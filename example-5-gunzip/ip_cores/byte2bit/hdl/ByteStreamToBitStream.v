==> flow/design.v <==
module ByteStreamToBitStream(  
  input        clock,  
  input        reset,  
  output       io_data_in_ready,  
  input        io_data_in_valid,  
  input  [7:0] io_data_in_bits,  
  input        io_data_out_ready,  
  output       io_data_out_valid,  
  output [7:0] io_data_out_bits  
);
  reg [3:0] sel;  
  reg [31:0] _RAND_0;
  wire  _T_26;  
  wire  _T_28;  
  wire  _T_31;  
  wire  _T_33;  
  wire [4:0] _T_36;  
  wire [3:0] _T_37;  
  wire [3:0] _GEN_0;  
  wire  _T_40;  
  wire [3:0] _GEN_1;  
  wire [3:0] _GEN_2;  
  reg [7:0] data_reg;  
  reg [31:0] _RAND_1;
  wire [4:0] _T_47;  
  wire [4:0] _T_48;  
  wire [3:0] _T_49;  
  wire [7:0] _T_50;  
  wire  _T_51;  
  assign _T_26 = sel == 4'h0;  
  assign _T_28 = sel != 4'h0;  
  assign _T_31 = _T_28 & io_data_out_ready;  
  assign _T_33 = sel == 4'h8;  
  assign _T_36 = sel + 4'h1;  
  assign _T_37 = sel + 4'h1;  
  assign _GEN_0 = _T_33 ? 4'h0 : _T_37;  
  assign _T_40 = _T_26 & io_data_in_valid;  
  assign _GEN_1 = _T_40 ? 4'h1 : sel;  
  assign _GEN_2 = _T_31 ? _GEN_0 : _GEN_1;  
  assign _T_47 = sel - 4'h1;  
  assign _T_48 = $unsigned(_T_47);  
  assign _T_49 = _T_48[3:0];  
  assign _T_50 = data_reg >> _T_49;  
  assign _T_51 = _T_50[0];  
  assign io_data_in_ready = sel == 4'h0;  
  assign io_data_out_valid = sel != 4'h0;  
  assign io_data_out_bits = {{7'd0}, _T_51};  
  always @(posedge clock) begin
    if (reset) begin
      sel <= 4'h0;
    end else begin
      if (_T_31) begin
        if (_T_33) begin
          sel <= 4'h0;
        end else begin
          sel <= _T_37;
        end
      end else begin
        if (_T_40) begin
          sel <= 4'h1;
        end
      end
    end
    if (_T_40) begin
      data_reg <= io_data_in_bits;
    end
  end
endmodule
### Tool chain data of ByteStreamToBitStream

Tool output for the design above, in the order of the flow.
Lines are those of the file above, counted from 1.
Not given: n/a

| set-up | value |
|---|---|
| top module | ByteStreamToBitStream |
| clock input | clock |
| standard-cell library | sky130hd |
| library corner | tt_025C_1v80 |

### Word-level counts

Counts by Yosys on the flattened word-level netlist (proc, flatten, opt, wreduce; memories kept). Register bits leave out memories and registers merged into their read ports (data or address). Print and check cells are left out. Cells with the same type and inputs are merged into one.

| bit counts | value |
|---|---|
| register bits | 12 |
| bits of input ports | 12 |
| output and inout bits | 10 |
| word-level cells | 14 |

| operators by class | value |
|---|---|
| $add $sub $neg | 2 |
| equal/unequal tests | 1 |
| shift operators | 1 |
| mux-type cells | 3 |
| bitwise logic cells | 2 |
| reduce/logical cells | 3 |

Operators by type and width:

| kind | number |
|---|---|
| 4-bit two-way mux | 3 |
| 8-bit by 4-bit right shift with 1-bit output | 1 |
| 4-bit by 1-bit adder with 4-bit output with constant B | 1 |
| 4-bit by 1-bit subtractor with 4-bit output with constant B | 1 |
| 4-bit equality test with constant B | 1 |
| 4-bit zero test | 1 |
| 4-bit nonzero test | 1 |
| 1-bit bitwise AND | 2 |
| 2-bit nonzero test | 1 |

### Depth

Yosys ltp: most cells in a row. Word level: on the elaborated netlist, between registers, memories and ports. Mapped: between sequential cells and ports; inverters and the memories' decode and read muxes count.

| depth | value |
|---|---|
| word-level depth | 4 |
| ABC_AREA | 0 |
| gate-level depth with buffers | 8 |
| depth with buffers taken out | 7 |

### Netlist

Source: synth_stat.txt of the flow (Yosys; design flattened, memories mapped). It holds for the ABC_AREA given above (unset counts as 0); a run with the other value may have another netlist.

| mapped netlist | value |
|---|---|
| standard cells after synthesis | 62 |
| mapped area | 669.4 um^2 |
| sequential part of the area | 320.3 um^2 |
| mapped flip-flops | 12 |
| buffers | 10 |

Cell types:

| type | number | total area (um^2) |
|---|---|---|
| sky130_fd_sc_hd__edfxtp_1 | 8 | 240.23 |
| sky130_fd_sc_hd__dfxtp_1 | 4 | 80.077 |
| sky130_fd_sc_hd__buf_4 | 8 | 60.058 |
| sky130_fd_sc_hd__ha_1 | 3 | 37.536 |
| sky130_fd_sc_hd__mux4_1 | 1 | 26.275 |
| sky130_fd_sc_hd__nand3_1 | 5 | 25.024 |
| sky130_fd_sc_hd__mux4_2 | 1 | 22.522 |
| sky130_fd_sc_hd__a21oi_1 | 4 | 20.019 |
| sky130_fd_sc_hd__inv_1 | 5 | 18.768 |
| sky130_fd_sc_hd__nand2_1 | 5 | 18.768 |
| sky130_fd_sc_hd__o21ai_0 | 3 | 15.014 |
| sky130_fd_sc_hd__buf_6 | 1 | 11.261 |
| sky130_fd_sc_hd__and4_2 | 1 | 10.01 |
| sky130_fd_sc_hd__nor4bb_1 | 1 | 10.01 |
| sky130_fd_sc_hd__or4b_1 | 1 | 10.01 |
| sky130_fd_sc_hd__a41oi_1 | 1 | 8.758 |
| sky130_fd_sc_hd__nand3b_1 | 1 | 7.507 |
| sky130_fd_sc_hd__nor2_1 | 2 | 7.507 |

Not listed: further types 7, cells in them 7.

### Timing after synthesis

Path of least setup slack by OpenSTA after synthesis, without wires, with an ideal clock, recovery checks aside; 20% of the period is set as input and as output delay. Where synthesis merged equal registers, the netlist keeps one of their names.

| timing post-synthesis | value |
|---|---|
| path kind | register to output |
| start point | register sel[0] |
| end point | output io_data_out_bits[0] |
| period | 2.43 ns |
| output delay | 0.486 ns |
| time at the first pin | 0.000 ns |
| arrival | 1.641 ns |
| data required time | 1.944 ns |
| setup slack | 0.303 ns |
| path delay | 1.641 ns |
| stages on the path | 9 |
| buffers on the path | 2 |
| synthesis period reached | 2.127 ns |

"path delay" = arrival - input delay + setup time.
At an output port there is no setup time.
"stages on the path" counts driving pins, that of a launching flip-flop among them; a cell with two outputs on the path counts twice.
"synthesis period reached" = period - worst setup slack (recovery checks aside). The figure is calculated, with input and output delays left at 20% of the set period.
The rows between start and end are the longest chain of elaborated cells between them; the timing report does not say that the signal goes this way. Where chains are equally long, one stands for them.
A line is the first line of the expression or statement that the cell stems from. Yosys adds cells for indexed reads and writes and turns some case tables into memories.
At most two assigning lines are given for a register; there are more.

| between the ends, post-synthesis | value |
|---|---|
| path through | sky130_fd_sc_hd__dfxtp_1 -> sky130_fd_sc_hd__buf_6 -> sky130_fd_sc_hd__inv_1 -> sky130_fd_sc_hd__ha_1 -> sky130_fd_sc_hd__mux4_2 -> sky130_fd_sc_hd__nor4bb_1 -> sky130_fd_sc_hd__a41oi_1 -> sky130_fd_sc_hd__nand3_1 -> sky130_fd_sc_hd__buf_4 |
| length of the longest elaborated chain | 2 |
| elaborated cells between the ends (all ways) | 2 |
| RTL lines with such cells | 2 |
| those cells by class | add/sub (1); shift (1) |

Ends and longest elaborated chain, post-synthesis:

| element | line | source |
|---|---|---|
| start, declared | 11 | `reg [3:0] sel;` |
| start, assigned | 50 | `sel <= 4'h0;` |
| start, assigned | 56 | `sel <= _T_37;` |
| 4-bit by 1-bit subtractor with 4-bit output | 40 | `assign _T_47 = sel - 4'h1;` |
| 8-bit by 4-bit right shift with 1-bit output | 43 | `assign _T_50 = data_reg >> _T_49;` |
| end, declared | 9 | `output [7:0] io_data_out_bits` |

Nets of the timed path that keep an RTL name, with a line that drives or declares them; the list need not be complete.

Nets with RTL names, path post-synthesis:

| signal | line |
|---|---|
| _T_51 | 43 |

### Worst path after layout

From the final timing report of job 1: the path of least setup slack in the routed layout; clock arrival at registers is part of the times.

| timing post-layout | value |
|---|---|
| path kind | register to output |
| start point | register sel[0] |
| end point | output io_data_out_bits[0] |
| period | 1.48 ns |
| output delay | 0.30 ns |
| time at the first pin | 0.26 ns |
| arrival | 1.78 ns |
| data required time | 1.18 ns |
| setup slack | -0.60 ns |
| stages on the path | 8 |
| buffers on the path | 1 |

The rows between start and end are the longest chain of elaborated cells between them; the timing report does not say that the signal goes this way. Where chains are equally long, one stands for them.
At most two assigning lines are given for a register; there are more.

| between the ends, post-layout | value |
|---|---|
| path through | sky130_fd_sc_hd__dfxtp_4 -> sky130_fd_sc_hd__inv_4 -> sky130_fd_sc_hd__ha_4 -> sky130_fd_sc_hd__mux4_2 -> sky130_fd_sc_hd__nor4bb_1 -> sky130_fd_sc_hd__a41oi_1 -> sky130_fd_sc_hd__nand3_1 -> sky130_fd_sc_hd__buf_2 |
| length of the longest elaborated chain | 2 |
| elaborated cells between the ends (all ways) | 2 |
| RTL lines with such cells | 2 |
| those cells by class | add/sub (1); shift (1) |

Ends and longest elaborated chain, post-layout:

| element | line | source |
|---|---|---|
| start, declared | 11 | `reg [3:0] sel;` |
| start, assigned | 50 | `sel <= 4'h0;` |
| start, assigned | 56 | `sel <= _T_37;` |
| 4-bit by 1-bit subtractor with 4-bit output | 40 | `assign _T_47 = sel - 4'h1;` |
| 8-bit by 4-bit right shift with 1-bit output | 43 | `assign _T_50 = data_reg >> _T_49;` |
| end, declared | 9 | `output [7:0] io_data_out_bits` |

Subject: ByteStreamToBitStream on sky130hd, stored results

Hello all,

Record of 2 stored runs of the RTL-to-layout flow on ByteStreamToBitStream, platform sky130hd. The runs are unordered. Constraints: input delay and output delay 20% of the set period each, output load 0.01 pF.
"achieved period" is the run's clock period less its worst setup slack. It is reckoned from that one timing run; input and output delays stay at 20% of the period that was set.
"time used up by the worst setup path" = time allowed to the worst setup path (clock period - input delay - output delay, where it has them) - its slack; a late launch clock adds to it, a late capture clock takes from it.
"power consumption" rests on the timing tool's default activity at the inputs, not on a simulated workload.

#### Job 1

| setting | value |
|---|---|
| period_ns | `1.48` |
| CORE_UTILIZATION | `41` |
| SETUP_SLACK_MARGIN | `0.16` |
| PLACE_DENSITY_LB_ADDON | `0.06` |
| CORE_MARGIN | `2` |
| CTS_CLUSTER_DIAMETER | `237` |
| CAP_MARGIN | `35` |
| SLEW_MARGIN | `25` |

| result | value |
|---|---|
| die size | 1971.8 um^2 |
| final utilization | 72.2% |
| worst setup slack after layout | -0.599 ns |
| std-cell area (final layout) | 1101.1 um^2 |
| post-synthesis cell area | 669.4 um^2 |
| time used up by the worst setup path | 1.78 ns |
| worst setup path type | register to output |
| achieved period | 2.079 ns |
| worst-case hold slack | 0.586 ns |
| power consumption | 0.9487 mW |
| setup TNS | -3.883 ns |

#### Job 2

| setting | value |
|---|---|
| period_ns | `1.47` |
| CORE_UTILIZATION | `45` |
| SETUP_SLACK_MARGIN | `0.16` |
| PLACE_DENSITY_LB_ADDON | `0.24` |
| TNS_END_PERCENT | `40` |
| CTS_CLUSTER_SIZE | `86` |
| CAP_MARGIN | `5` |
| CORE_MARGIN | `2` |
| SLEW_MARGIN | `20` |

| result | value |
|---|---|
| die size | 1812.2 um^2 |
| final utilization | 80.3% |
| worst setup slack after layout | -0.625 ns |
| std-cell area (final layout) | 1083.5 um^2 |
| post-synthesis cell area | 669.4 um^2 |
| time used up by the worst setup path | 1.80 ns |
| worst setup path type | register to output |
| achieved period | 2.095 ns |
| worst-case hold slack | 0.577 ns |
| power consumption | 0.9213 mW |
| setup TNS | -3.854 ns |

Thanks
