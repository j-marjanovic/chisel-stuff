==> flow/design.v <==
module axi4_activity_led #(
  parameter PULSE_LEN_CYCLES = 25_000_000
)(
  input clk,
  input reset_n,
  input slot0_axi_arvalid,
  input slot0_axi_arready,
  input slot0_axi_awvalid,
  input slot0_axi_awready,
  input slot1_axi_arvalid,
  input slot1_axi_arready,
  input slot1_axi_awvalid,
  input slot1_axi_awready,
  input slot2_axi_arvalid,
  input slot2_axi_arready,
  input slot2_axi_awvalid,
  input slot2_axi_awready,
  output LED
);
  wire act =
    (slot0_axi_arvalid && slot0_axi_arready) ||
    (slot0_axi_awvalid && slot0_axi_awready) ||
    (slot1_axi_arvalid && slot1_axi_arready) ||
    (slot1_axi_awvalid && slot1_axi_awready) ||
    (slot2_axi_arvalid && slot2_axi_arready) ||
    (slot2_axi_awvalid && slot2_axi_awready) ;
  localparam CNTR_W = $clog2(PULSE_LEN_CYCLES)+1;
  logic [CNTR_W-1:0] cntr;
  enum int unsigned {
    S_IDLE,
    S_PULSE
  } state;
  always_ff @(posedge clk) begin: proc_state
    if (!reset_n) begin
      state <= S_IDLE;
    end else begin
      case (state)
        S_IDLE:  if (act)                        state <= S_PULSE;
        S_PULSE: if (cntr >= PULSE_LEN_CYCLES-1) state <= S_IDLE;
        default:                                 state <= S_IDLE;
      endcase
    end
  end
  always_ff @(posedge clk) begin: proc_cntr
    if (!reset_n) begin
      cntr <= 0;
    end else begin
      if (act) begin
        cntr <= 0;
      end else if (state == S_PULSE) begin
        cntr <= cntr + 1;
      end
    end
  end
  assign LED = state == S_PULSE;
endmodule
From RTL to reports: axi4_activity_led
What the tools print for axi4_activity_led, step after step.
Lines are those of the file above, counted from 1.
Operators: Yosys type, input widths -> output width; for muxes data width and select width s.
Cell names lack the library's common part.
{"block": "inputs", "top": "axi4_activity_led", "clock_port": "clk", "library": "sky130hd", "pvt_corner": "tt_025C_1v80"}

Word-level counts
Yosys after proc, flatten, opt, wreduce and memory -nomap, before mapping. Memory bits, and registers merged into a memory's read port (data or address), are not among the register bits. Print and check cells are not counted. Equal cells are merged and count once.
{"block": "op_classes", "n_addsub": 1, "n_mul": 0, "n_div": 0, "n_cmp": 1, "eq_ne": 3, "n_shift": 0, "n_mux": 3, "bitwise": 1, "reduce_logical": 14}
{"block": "op_table", "operator": "$pmux 32 s2", "n": 1}
{"block": "op_table", "operator": "$mux 32", "n": 2}
{"block": "op_table", "operator": "$eq 32x1->1 const B", "n": 1}
{"block": "op_table", "operator": "$logic_not 32->1", "n": 1}
{"block": "op_table", "operator": "$add 26x1->26 const B", "n": 1}
{"block": "op_table", "operator": "$ge 26x25->1 const B", "n": 1}
{"block": "op_table", "operator": "$logic_and 1x1->1", "n": 6}
{"block": "op_table", "operator": "$logic_or 1x1->1", "n": 5}
{"block": "op_table", "operator": "$ne 2x2->1 const B", "n": 2}
{"block": "op_table", "operator": "$reduce_and 2->1", "n": 1}
{"block": "op_table", "operator": "$reduce_or 2->1", "n": 1}
{"block": "op_table", "operator": "$not 1->1", "n": 1}
{"block": "word_totals", "register_bits": 58, "latchBits": 0, "ram_bits": 0, "mem_bits_ro": 0, "clocked_rd_ports_x_width": 0, "mem_count": 0, "input_bits": 14, "output_inout_bits": 1, "wordCells": 25}

Depth
Depth = most cells in a row (Yosys ltp): at word level without a register or memory, in the mapped netlist without a sequential cell, where the memories' decode and read muxes count.
{"block": "depth", "word_depth": 8, "abc_area": 0, "depth_mapped": 6}

Synthesis result
Source: synth_stat.txt of the flow (Yosys; design flattened, memories mapped). It holds for the ABC_AREA given above (unset counts as 0); a run with the other value may have another netlist.
Totals and module areas in this step are rounded.
{"block": "mapped", "stdcells": 164, "mapped_area_um2": 1400, "sequential_area_um2": 561, "flip_flops": 28, "buf_cells": 7}
{"block": "by_type", "cell_type": "dfxtp_1", "n": 28, "type_area_um2": 560.538}
{"block": "by_type", "cell_type": "a21oi_1", "n": 12, "type_area_um2": 60.058}
{"block": "by_type", "cell_type": "nand2_1", "n": 14, "type_area_um2": 52.55}
{"block": "by_type", "cell_type": "o31ai_1", "n": 7, "type_area_um2": 52.55}
{"block": "by_type", "cell_type": "or4_1", "n": 7, "type_area_um2": 52.55}
{"block": "by_type", "cell_type": "nand3_1", "n": 10, "type_area_um2": 50.048}
{"block": "by_type", "cell_type": "and4_1", "n": 5, "type_area_um2": 43.792}
{"block": "by_type", "cell_type": "nand4_1", "n": 7, "type_area_um2": 43.792}
{"block": "by_type", "cell_type": "xnor2_1", "n": 5, "type_area_um2": 43.792}
{"block": "by_type", "cell_type": "xor2_1", "n": 5, "type_area_um2": 43.792}
{"block": "by_type", "cell_type": "nor2_1", "n": 11, "type_area_um2": 41.29}
{"block": "by_type", "cell_type": "or3_1", "n": 5, "type_area_um2": 31.28}
{"block": "by_type", "cell_type": "o21ai_0", "n": 6, "type_area_um2": 30.029}
{"block": "by_type", "cell_type": "o41ai_1", "n": 3, "type_area_um2": 26.275}
{"block": "by_type", "cell_type": "and3_1", "n": 4, "type_area_um2": 25.024}
{"block": "by_type", "cell_type": "nor4_1", "n": 4, "type_area_um2": 25.024}
{"block": "by_type", "cell_type": "a22oi_1", "n": 3, "type_area_um2": 22.522}
{"block": "by_type", "cell_type": "mux2i_1", "n": 2, "type_area_um2": 20.019}
Not listed: further types 16, cells in them 26.

Path before layout
OpenSTA on the mapped netlist: ideal clock, no wires. The path of least setup slack (recovery checks aside). Input and output delay are each 20% of the period. Register names are those of the netlist, which keeps one name where synthesis merged equal registers.
{"block": "synth_timing", "path_kind": "reg-to-reg", "from": "reg cntr[0]", "to": "reg cntr[14]", "clock_period_ns": 1.9, "t_arrival_ns": 1.733, "path_slack_ns": 0.095, "delay_ns": 1.805, "stages": 7, "synth_period_reached_ns": 1.805}
"delay_ns" is the arrival time less input delay plus setup time.
"stages" counts driving pins, that of a launching flip-flop among them; a cell with two outputs on the path counts twice.
"synth_period_reached_ns" = period - worst setup slack (recovery checks aside). The figure is calculated, with input and output delays left at 20% of the set period.
Between the ends stands the longest chain of elaborated cells between them, by number of cells; it is not shown to be the way that was timed. Of several equally long chains one is given.
Each line given opens the expression or statement behind the cell; cells for indexed reads and writes are added by Yosys, which also makes memories of some case tables.
A register here has more assigning lines than the two given.
{"block": "synth_between", "cell_sequence": "dfxtp_1 > ha_1 > nand2_1 > or3_4 > buf_6 > or4_1 > a21oi_1", "elab_chain_cells": 1, "cone_cells": 1, "lines_between": 1}
{"block": "synth_rtl", "item": "start, declared", "line_no": 28, "rtl": "logic [CNTR_W-1:0] cntr;"}
{"block": "synth_rtl", "item": "start, assigned", "line_no": 46, "rtl": "cntr <= 0;"}
{"block": "synth_rtl", "item": "start, assigned", "line_no": 51, "rtl": "cntr <= cntr + 1;"}
{"block": "synth_rtl", "item": "$add 26x1->26", "line_no": 51}
{"block": "synth_rtl", "item": "end, assigned", "line_no": 49, "rtl": "cntr <= 0;"}
{"block": "synth_rtl", "item": "end, assigned", "line_no": 51}
{"block": "synth_rtl", "item": "end, declared", "line_no": 28}

Timing after layout
From the final timing report of flow run A: the path of least setup slack in the routed layout; clock arrival at registers is part of the times.
{"block": "layout_timing", "path_kind": "reg-to-reg", "from": "reg cntr[0]", "to": "reg cntr[16]", "clock_period_ns": 1.91, "t_arrival_ns": 1.97, "path_slack_ns": 0.22, "stages": 6}
Between the ends stands the longest chain of elaborated cells between them, by number of cells; it is not shown to be the way that was timed. Of several equally long chains one is given.
A register here has more assigning lines than the two given.
{"block": "layout_between", "cell_sequence": "dfxtp_2 > ha_4 > nand2_4 > or3_4 > or4_4 > a21oi_2", "elab_chain_cells": 1, "cone_cells": 1, "lines_between": 1}
{"block": "layout_rtl", "item": "start, declared", "line_no": 28, "rtl": "logic [CNTR_W-1:0] cntr;"}
{"block": "layout_rtl", "item": "start, assigned", "line_no": 46, "rtl": "cntr <= 0;"}
{"block": "layout_rtl", "item": "start, assigned", "line_no": 51, "rtl": "cntr <= cntr + 1;"}
{"block": "layout_rtl", "item": "$add 26x1->26", "line_no": 51}
{"block": "layout_rtl", "item": "end, assigned", "line_no": 49, "rtl": "cntr <= 0;"}
{"block": "layout_rtl", "item": "end, assigned", "line_no": 51}
{"block": "layout_rtl", "item": "end, declared", "line_no": 28}

Subject: axi4_activity_led on sky130hd, stored results

Hello all,

Measured data: module axi4_activity_led, platform sky130hd, 2 stored runs of the flow under differing settings, order arbitrary. Input and output delays are each 20% of the period that was set; the output load is 0.01 pF.
By "period_reached_ns" is meant the clock period of the run minus its worst setup slack. This is arithmetic on one report: input and output delays are still those of the set period (20% each).
"worst_path_time_ns": the worst setup path's part of the clock period (all of it between registers, 20% less for each end at a port) less its slack. A launch clock that arrives late makes it longer, a capture clock that arrives late makes it shorter.
"final_power_uw" rests on the timing tool's default activity at the inputs, not on a simulated workload.
Measured values are rounded.

{"run": "flow run A", "settings": { "period_ns": 1.91, "SETUP_SLACK_MARGIN": 0.4, "CAP_MARGIN": 20, "CORE_MARGIN": 2, "CORE_UTILIZATION": 40, "SLEW_MARGIN": 20 }, "results": { "worst_path_time_ns": 1.69, "worst_path_kind": "reg-to-reg", "final_power_uw": 970, "period_reached_ns": 1.693, "stdcell_area_um2": 1890, "worst_setup_slack_ns": 0.217, "fin_hold_ws_ns": 0.497, "tns_ns": 0.000, "yosys.chip_area_um2": 1400, "fin_util_frac": 0.562, "dieArea_um2": 4000 }}
{"run": "flow run B", "settings": { "period_ns": 1.12, "CORE_UTILIZATION": 27, "PLACE_DENSITY_LB_ADDON": 0.08, "CELL_PAD_IN_SITES_GLOBAL_PLACEMENT": 0, "CELL_PAD_IN_SITES_DETAIL_PLACEMENT": 2, "GPL_TIMING_DRIVEN": 1, "GPL_ROUTABILITY_DRIVEN": 1, "CTS_CLUSTER_DIAMETER": 288, "MIN_ROUTING_LAYER": "met2", "CAP_MARGIN": 20, "CORE_MARGIN": 2, "SLEW_MARGIN": 20 }, "results": { "worst_path_time_ns": 1.78, "worst_path_kind": "reg-to-reg", "final_power_uw": 2160, "period_reached_ns": 1.781, "stdcell_area_um2": 2880, "worst_setup_slack_ns": -0.661, "fin_hold_ws_ns": 0.353, "tns_ns": -11.5, "yosys.chip_area_um2": 1400, "fin_util_frac": 0.567, "dieArea_um2": 5790 }}

Thanks
